==> flow/design.v <==
module HomeWorkFour (
	input		clk								,
	input		rst								,
	input		[31:0] Data			,
	output	reg [5:0] Gap
);
parameter	s_idle=2'd0, s_1=2'd1, s_2=2'd2, s_done=2'd3			;
reg	flush_tmp, incr_tmp, store_tmp, incr_k											;
reg	[1:0] state, next_state									;
reg	[5:0] tmp, k																;
wire	Bit																					;
assign	Bit = Data[k]														;
always @(posedge clk) begin
	if(rst)	begin
		state							<=	s_idle								;
		k										<=	1'b0									;
		tmp								<=	1'b0									;
		Gap								<=	1'b0									;
	end
	else	begin
		state							<=next_state						;
		if(flush_tmp)tmp<=1'b0									;
		if(store_tmp)Gap<=tmp									;
		if(incr_k)		  k		<=k+1'b1								;
		if(incr_tmp)  tmp<=tmp+1'b1						;	
	end
end
always @(state or Bit or k) begin
	next_state					<=	state								;	
	incr_tmp						<=	1'b0									;
	incr_k								<=	1'b0									;
	store_tmp					<=	1'b0									;
	flush_tmp					<=	1'b0									;
	case(state)
	s_idle:	begin
		if(k == 6'd31)	begin
			next_state			<=	s_done							;
		end
		else	begin
			if(Bit) begin
				next_state		<=	s_1									;
				incr_k					<=	1'b1									;
			end	
			else begin
				next_state		<=	s_idle								;
				incr_k					<=	1'b1									;
			end	
		end
	end
	s_1:	begin
		if(k == 6'd31)	begin
			next_state		<=	s_done								;
		end
		else if(!Bit)	begin
			next_state		<=	s_2										;
			incr_k					<=	1'b1										;
			incr_tmp			<=	1'b1										;
		end
		else begin
			next_state		<=	s_1										;
			incr_k					<=	1'b1										;
		end
	end
	s_2 :	begin
		if(k == 6'd31)	begin
			if(Bit)	begin
				if(tmp	>	Gap)	begin
					store_tmp	<=	1'b1									;
					next_state	<=	s_done							;
				end
				else begin
					next_state	<=	s_done							;
				end
			end
			else begin
				next_state		<=	s_done							;
			end
		end
		else begin
			if(Bit)	begin
				if(tmp	>	Gap)	begin
					store_tmp	<=	1'b1									;
					next_state	<=	s_1									;
					incr_k				<=	1'b1									;
					flush_tmp	<=	1'b1									;
				end
				else begin
					flush_tmp	<=	1'b1									;
					incr_k				<=	1'b1									;
				end
			end
			else begin
				incr_tmp			<=	1'b1									;
				incr_k					<=	1'b1									;
				next_state		<=	s_2									;
			end
		end
	end
	s_done:	begin
		next_state				<=	s_idle								;
		incr_k							<=	1'b0									;
	end
	default :
		next_state				<=	s_idle								;
	endcase
end
endmodule
# Step by step through the tools: HomeWorkFour
# The steps from the RTL of HomeWorkFour to its reports follow in flow order.
# Line numbers count from 1 in the design file above.
# Library cell names are shortened.
# Not given: --
# inputs
top,HomeWorkFour
clk_port,clk
cell_library,sky130hd
lib_corner,tt_025C_1v80

# After elaboration
# Yosys after proc, flatten, opt, wreduce and memory -nomap, before mapping. Memory bits, and registers merged into a memory's read port (data or address), are not among the register bits. Print and check cells are not counted.
# word_totals
clocked_rd_ports_x_width,0
in_bits,34
latchBits,0
wordCells,40
reg_bits,20
rom_bits,0
ram_bits,0
out_inout_bits,6
n_memories,0
# op_classes
n_addsub,2
reduce_and_logical,6
n_eq,5
div,0
mux,21
n_mul,0
bitwise,0
n_cmp,1
n_shift,1
# ops
operator,count
indexed select 32 x 6 -> 1 bit,1
adder 6 x 1 -> 6 bit (second input constant),2
2-to-1 mux 1 bit,12
2-to-1 mux 6 bit,2
2-to-1 mux 2 bit,6
case mux 2 bit (select 4 bit),1
equality test 6 x 5 -> 1 bit (second input constant),1
> comparator 6 bit,1
equality test 2 bit (second input constant),2
inequality test 4 bit (second input constant),1
nonzero test 4 bit,1
OR reduction 3 bit,1
equality test 2 x 1 -> 1 bit (second input constant),1
logical NOT 2 bit,1
AND reduction 2 bit,1
nonzero test 2 bit,1
OR reduction 2 bit,1

# Depth
# Longest topological path by Yosys (ltp), each cell counted once; first at word level (registers and memories cut), then after technology mapping (sequential cells cut; the memories' decode and read muxes count).
# depth
word_depth,6
abc_area,0
mapped_depth,10
mapped_depth_nobuf,8

# After synthesis
# The flow's flattened synthesis, as Yosys stat reports it; memories are mapped. The netlist is that of the ABC_AREA named above (0 if unset); the other value can give another one.
# Totals and module areas in this step are rounded.
# mapped
cells,177
ffs,22
sequential_area_um2,440
buffers,10
mapped_area_um2,1520
# types
type,count,area_total_um2
dfxtp_1,22,440.422
mux2i_1,22,220.211
ha_1,8,100.096
nand2b_1,12,75.072
nand2_1,12,45.043
nand3_1,9,45.043
nor2_1,12,45.043
nand4_1,7,43.792
a21oi_1,7,35.034
xor2_1,4,35.034
nor2b_1,5,31.28
mux2_4,2,30.029
o21ai_0,6,30.029
inv_1,7,26.275
nor3_1,5,25.024
a22oi_1,3,22.522
buf_6,2,22.522
buf_12,1,20.019
# Not listed: further types 20, cells in them 31.

# Timing after synthesis
# Source: OpenSTA report_checks on the synthesized netlist (no wires, ideal clock, input and output delay 20% of the period each), path of least setup slack; recovery checks are left aside. Register names are those of the netlist, which keeps one name where synthesis merged equal registers.
# synth_timing
path_type,input to register
from,in Data[3]
to,reg Gap[3]
setup_slack_ps,2241
required_time_ps,4259
n_path_buf,1
arrival_ps,2018
period_ps,4380
in_delay_ps,876
delay_ps,1263
setup_time_ps,121
path_stages,7
t_first_pin_ps,876
period_less_setup_slack_ps,2139
# "delay_ps" is the arrival time less input delay plus setup time.
# "path_stages": output pins that drive a net of the path, with the launching flip-flop's if there is one; two outputs of one cell count as two.
# "period_less_setup_slack_ps" is the clock period less the worst setup slack; recovery checks do not enter. This is arithmetic on one report: input and output delays are still those of the set period (20% each).
# The rows between start and end are the longest chain of elaborated cells between them; the timing report does not say that the signal goes this way. Where chains are equally long, one stands for them.
# Each line given opens the expression or statement behind the cell; cells for indexed reads and writes are added by Yosys, which also makes memories of some case tables.
# synth_via
cell_sequence,mux2i_1 a211oi_1 nand3_1 and4_1 buf_6 nand3b_4 mux2_4
elab_chain_len,3
cone_cells,3
cone_classes,shift: 1; mux: 2
# synth_rtl
item,line_no,rtl
start: declaration,4,"input [31:0] Data ,"
indexed select 32 x 6 -> 1 bit,12,assign Bit = Data[k] ;
2-to-1 mux 1 bit,66,if(Bit) begin
2-to-1 mux 1 bit,34,case(state)
end: assignment,18,Gap <= 1'b0 ;
end: assignment,23,if(store_tmp)Gap<=tmp ;
end: declaration,5,output reg [5:0] Gap

# Worst path after layout
# Path of least setup slack in the final report of stored run 1 (OpenROAD, finished layout, wires in). Where an end is a register, its clock arrival counts in the times.
# The report prints the path's times to 10 ps; the period is as set.
# layout_timing
path_type,register to register
from,reg k[1]
to,reg Gap[5]
setup_time_ps,70
setup_slack_ps,-790
n_path_buf,3
required_time_ps,1580
path_stages,10
arrival_ps,2370
t_first_pin_ps,330
period_ps,1320
# The rows between start and end are the longest chain of elaborated cells between them; the timing report does not say that the signal goes this way. Where chains are equally long, one stands for them.
# layout_via
cell_sequence,dfxtp_4 buf_12 buf_16 mux2i_1 a22oi_1 nand3_1 and4_4 nand3b_4 buf_6 mux2i_1
elab_chain_len,3
cone_cells,3
cone_classes,shift: 1; mux: 2
# layout_rtl
item,line_no,rtl
start: declaration,10,"reg [5:0] tmp, k ;"
start: assignment,16,k <= 1'b0 ;
start: assignment,24,if(incr_k) k <=k+1'b1 ;
indexed select 32 x 6 -> 1 bit,12,assign Bit = Data[k] ;
2-to-1 mux 1 bit,66,if(Bit) begin
2-to-1 mux 1 bit,34,case(state)
end: assignment,18,Gap <= 1'b0 ;
end: assignment,23,if(store_tmp)Gap<=tmp ;
end: declaration,5,output reg [5:0] Gap

# Measured data: module HomeWorkFour, platform sky130hd, 2 stored runs of the flow under differing settings, order arbitrary. Input and output delays are each 20% of the period that was set; the output load is 0.01 pF.
# "total_power_mw" rests on the timing tool's default activity at the inputs, not on a simulated workload.
# Measured values are rounded.
# Settings: n/a = not set for that run.
stored run,period_ns,CORE_UTILIZATION,SETUP_SLACK_MARGIN,GPL_ROUTABILITY_DRIVEN,CTS_CLUSTER_SIZE,CTS_CLUSTER_DIAMETER,SLEW_MARGIN,MAX_ROUTING_LAYER,CAP_MARGIN,CORE_MARGIN,PLACE_DENSITY,HOLD_SLACK_MARGIN,CORE_ASPECT_RATIO,CELL_PAD_IN_SITES_GLOBAL_PLACEMENT,CELL_PAD_IN_SITES_DETAIL_PLACEMENT,TNS_END_PERCENT,MIN_ROUTING_LAYER,finish.utilization_pct,die_um2,synth_area_um2,total_power_mw,setup_worst_slack_ps
stored run 1,1.32,52,0.15,1,53,247,30,met5,20,2,n/a,n/a,n/a,n/a,n/a,n/a,n/a,96.5,3360,1520,3.82,-788
stored run 2,1.92,44,-0.06,0,n/a,n/a,20,met5,5,8,0.48,-0.01,0.71,1,0,5,met1,64.7,5610,1520,2.03,12
